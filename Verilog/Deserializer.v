==> flow/design.v <==
module Deserializer(clk, reset, enable, inData, available, outData);
    parameter blockSize = 2;
    input  wire                         clk;
    input  wire                         reset;
    input  wire                         enable;
    input  wire [7 : 0]                 inData;
    output reg                          available = 0;
    output reg  [8 * blockSize - 1 : 0] outData   = 0;
    reg [$clog2(blockSize) - 1 : 0]   index  = 0;
    reg [8 * (blockSize - 1) - 1 : 0] buffer = 0;
    always @(posedge clk)
    begin
        if (reset)
        begin
            available <= 0;
            outData   <= 0;
            index     <= 0;
        end
        else
        begin
            if (enable)
            begin
                if (index != blockSize - 1)
                begin
                    buffer    <= {inData, buffer[blockSize * 8 - 9 : 8]};
                    index     <= index + 1;
                    available <= 0;
                end
                else    
                begin
                    outData   <= {inData, buffer};
                    index     <= 0;
                    available <= 1;
                end
            end
        end
    end
endmodule
**Tool chain data of Deserializer**

The steps from the RTL of Deserializer to its reports follow in flow order.
Lines are those of the file above, counted from 1.
Operators carry their Yosys type and port widths (W data, S select, Z words).
The mark n/a stands for no value.

- Top module: Deserializer
- Clock input: clk
- Standard-cell library: sky130hd
- Library corner: tt_025C_1v80

**Word level**

Source: Yosys, flattened and elaborated, memories not mapped. Widths are those after wreduce. Registers that Yosys merges into a memory's read port (data or address) are not register bits. Print and check cells do not count. Equal cells are merged and count once.

- Cells after elaboration: 11
- Bits of input ports: 11
- Register bits after elaboration: 24
- Output and inout port bits: 17

- Muxes and demuxes: 2
- Add/sub/neg operators: 1
- Reduce/logical cells: 2
- Bitwise logic cells: 2

Operator list:

| kind | count |
|---|---|
| $reduce_and A3 Y1 | 1 |
| $not A1 Y1 | 2 |
| $reduce_and A2 Y1 | 1 |
| $mux W1 | 2 |
| $add A1 B1 Y1 const B | 1 |

**Logic depth**

Depth = most cells in a row (Yosys ltp): at word level without a register or memory, in the mapped netlist without a sequential cell, where the memories' decode and read muxes count.

- Depth after elaboration: 2
- ABC_AREA: 1
- Depth in mapped cells: 5
- Mapped depth without buffers: 4

**Synthesis result**

The flow's flattened synthesis, as Yosys stat reports it; memories are mapped. The netlist is that of the ABC_AREA named above (0 if unset); the other value can give another one.

- Flip-flops: 24
- Synthesis area: 0.0009271 mm^2
- Sequential part of the area: 0.0005505 mm^2
- Standard cells after synthesis: 114
- Buffer cells: 5

Cell types:

| cell | count | area in all (um^2) |
|---|---|---|
| sky130_fd_sc_hd__dfxtp_1 | 17 | 340.326 |
| sky130_fd_sc_hd__edfxtp_1 | 7 | 210.202 |
| sky130_fd_sc_hd__nand2_1 | 32 | 120.115 |
| sky130_fd_sc_hd__nor2_1 | 32 | 120.115 |
| sky130_fd_sc_hd__inv_1 | 16 | 60.058 |
| sky130_fd_sc_hd__buf_6 | 4 | 45.043 |
| sky130_fd_sc_hd__buf_4 | 1 | 7.507 |
| sky130_fd_sc_hd__nand2_2 | 1 | 6.256 |
| sky130_fd_sc_hd__a21oi_1 | 1 | 5.005 |
| sky130_fd_sc_hd__nor3_1 | 1 | 5.005 |
| sky130_fd_sc_hd__conb_1 | 1 | 3.754 |
| sky130_fd_sc_hd__inv_2 | 1 | 3.754 |

**Timing after synthesis**

Path of least setup slack by OpenSTA after synthesis, without wires, with an ideal clock, recovery checks aside; 20% of the period is set as input and as output delay. Where synthesis merged equal registers, the netlist keeps one of their names.

- Path kind: input to register
- Start point: in enable
- End point: reg buffer[0]
- Time at the first pin: 562 ps
- Driving pins on the path: 2
- External input delay: 562 ps
- Clock period: 2810 ps
- Library setup time: 380 ps
- Path delay: 942 ps
- Required time: 2430 ps
- Setup slack: 1305 ps
- Data arrival time: 1124 ps
- Path buffers: 0
- Synthesis period reached: 1505 ps

"path delay" is the arrival time less input delay plus setup time.
"driving pins on the path": output pins that drive a net of the path, with the launching flip-flop's if there is one; two outputs of one cell count as two.
"synthesis period reached" is the clock period less the worst setup slack; recovery checks do not enter. This is arithmetic on one report: input and output delays are still those of the set period (20% each).
The rows between start and end are the longest chain of elaborated cells between them; the timing report does not say that the signal goes this way. Where chains are equally long, one stands for them.
Each line given opens the expression or statement behind the cell; cells for indexed reads and writes are added by Yosys, which also makes memories of some case tables.

- Path through: sky130_fd_sc_hd__inv_1 -> sky130_fd_sc_hd__nor3_1
- Cells in the longest elaborated chain: 1
- Elaborated cells between the ends (all ways): 1
- RTL lines with such cells: 0
- Those cells by class: reduce/logical (1)

Ends and longest elaborated chain, after synthesis:

| what | line | text |
|---|---|---|
| start, declared | 5 | `input  wire                         enable;` |
| $reduce_and A3 Y1 | n/a |  |
| end, assigned | 25 | `buffer    <= {inData, buffer[blockSize * 8 - 9 : 8]};` |
| end, declared | 10 | `reg [8 * (blockSize - 1) - 1 : 0] buffer = 0;` |

**Path in the finished layout**

Path of least setup slack in the final report of job 2 (OpenROAD, finished layout, wires in). Where an end is a register, its clock arrival counts in the times.
The report prints the path's times to 10 ps; the period is as set.

- Path kind: input to register
- Start point: in enable
- End point: reg buffer[7]
- Driving pins on the path: 4
- Path buffers: 2
- Required time: 3200 ps
- External input delay: 630 ps
- Data arrival time: 1980 ps
- Library setup time: 270 ps
- Time at the first pin: 630 ps
- Setup slack: 1220 ps
- Clock period: 3170 ps

The rows between start and end are the longest chain of elaborated cells between them; the timing report does not say that the signal goes this way. Where chains are equally long, one stands for them.

- Path through: sky130_fd_sc_hd__clkdlybuf4s50_1 -> sky130_fd_sc_hd__inv_1 -> sky130_fd_sc_hd__nor3_1 -> sky130_fd_sc_hd__buf_2
- Cells in the longest elaborated chain: 1
- Elaborated cells between the ends (all ways): 1
- RTL lines with such cells: 0
- Those cells by class: reduce/logical (1)

Ends and longest elaborated chain, post-layout:

| what | line | text |
|---|---|---|
| start, declared | 5 | `input  wire                         enable;` |
| $reduce_and A3 Y1 | n/a |  |
| end, assigned | 25 | `buffer    <= {inData, buffer[blockSize * 8 - 9 : 8]};` |
| end, declared | 10 | `reg [8 * (blockSize - 1) - 1 : 0] buffer = 0;` |

Appendix: measured runs

Below are 2 stored runs of the flow (Yosys, OpenROAD; platform sky130hd) on Deserializer, each with its settings and what was measured, unordered. Constraints: input delay and output delay 20% of the set period each, output load 0.01 pF.
"period reached" is the run's clock period less its worst setup slack. It is reckoned from that one timing run; input and output delays stay at 20% of the period that was set.
"worst setup path time" means the part of the period allowed to the worst setup path (the constraints hold back 20% at inputs and 20% at outputs) less its slack; where the path has registers, the arrival times of their clocks count too.
By "total power of the final layout" is meant OpenSTA's value without simulated activity: inputs other than the clock are taken to toggle once in ten clock periods, and the tool carries that through the logic.
"worst setup path time" is known to 10 ps.

### Job 1

Settings: `period_ns=1.7`, `CORE_UTILIZATION=72`, `SETUP_SLACK_MARGIN=0.12`, `PLACE_DENSITY_LB_ADDON=0.25`, `CORE_ASPECT_RATIO=0.82`, `CELL_PAD_IN_SITES_GLOBAL_PLACEMENT=2`, `ABC_AREA=0`, `CTS_CLUSTER_DIAMETER=120`, `MIN_ROUTING_LAYER=met1`, `MAX_ROUTING_LAYER=met5`, `CAP_MARGIN=20`, `CORE_MARGIN=2`, `SLEW_MARGIN=20`

Not finished: placement ended with error FLW-0024.

### Job 2

Settings: `period_ns=3.17`, `CORE_UTILIZATION=27`, `SETUP_SLACK_MARGIN=0.47`, `PLACE_DENSITY_LB_ADDON=0.09`, `CORE_MARGIN=7`, `CELL_PAD_IN_SITES_GLOBAL_PLACEMENT=0`, `TNS_END_PERCENT=95`, `ABC_AREA=1`, `GPL_TIMING_DRIVEN=0`, `CAP_MARGIN=35`, `MIN_ROUTING_LAYER=met2`, `SLEW_MARGIN=20`

- Mapped cell area after synthesis: 0.0009271 mm^2
- Die footprint: 0.0052708 mm^2
- Standard-cell area after layout: 0.0012862 mm^2
- Utilization in the final report: 38.9%
- Worst setup slack after layout: 1220 ps
- Final setup TNS: 0 ps
- Worst hold slack in the final report: 467 ps
- Total power of the final layout: 594.1 uW
- Period reached: 1950 ps
- Worst setup path time: 1320 ps
- Worst setup path kind: input to register
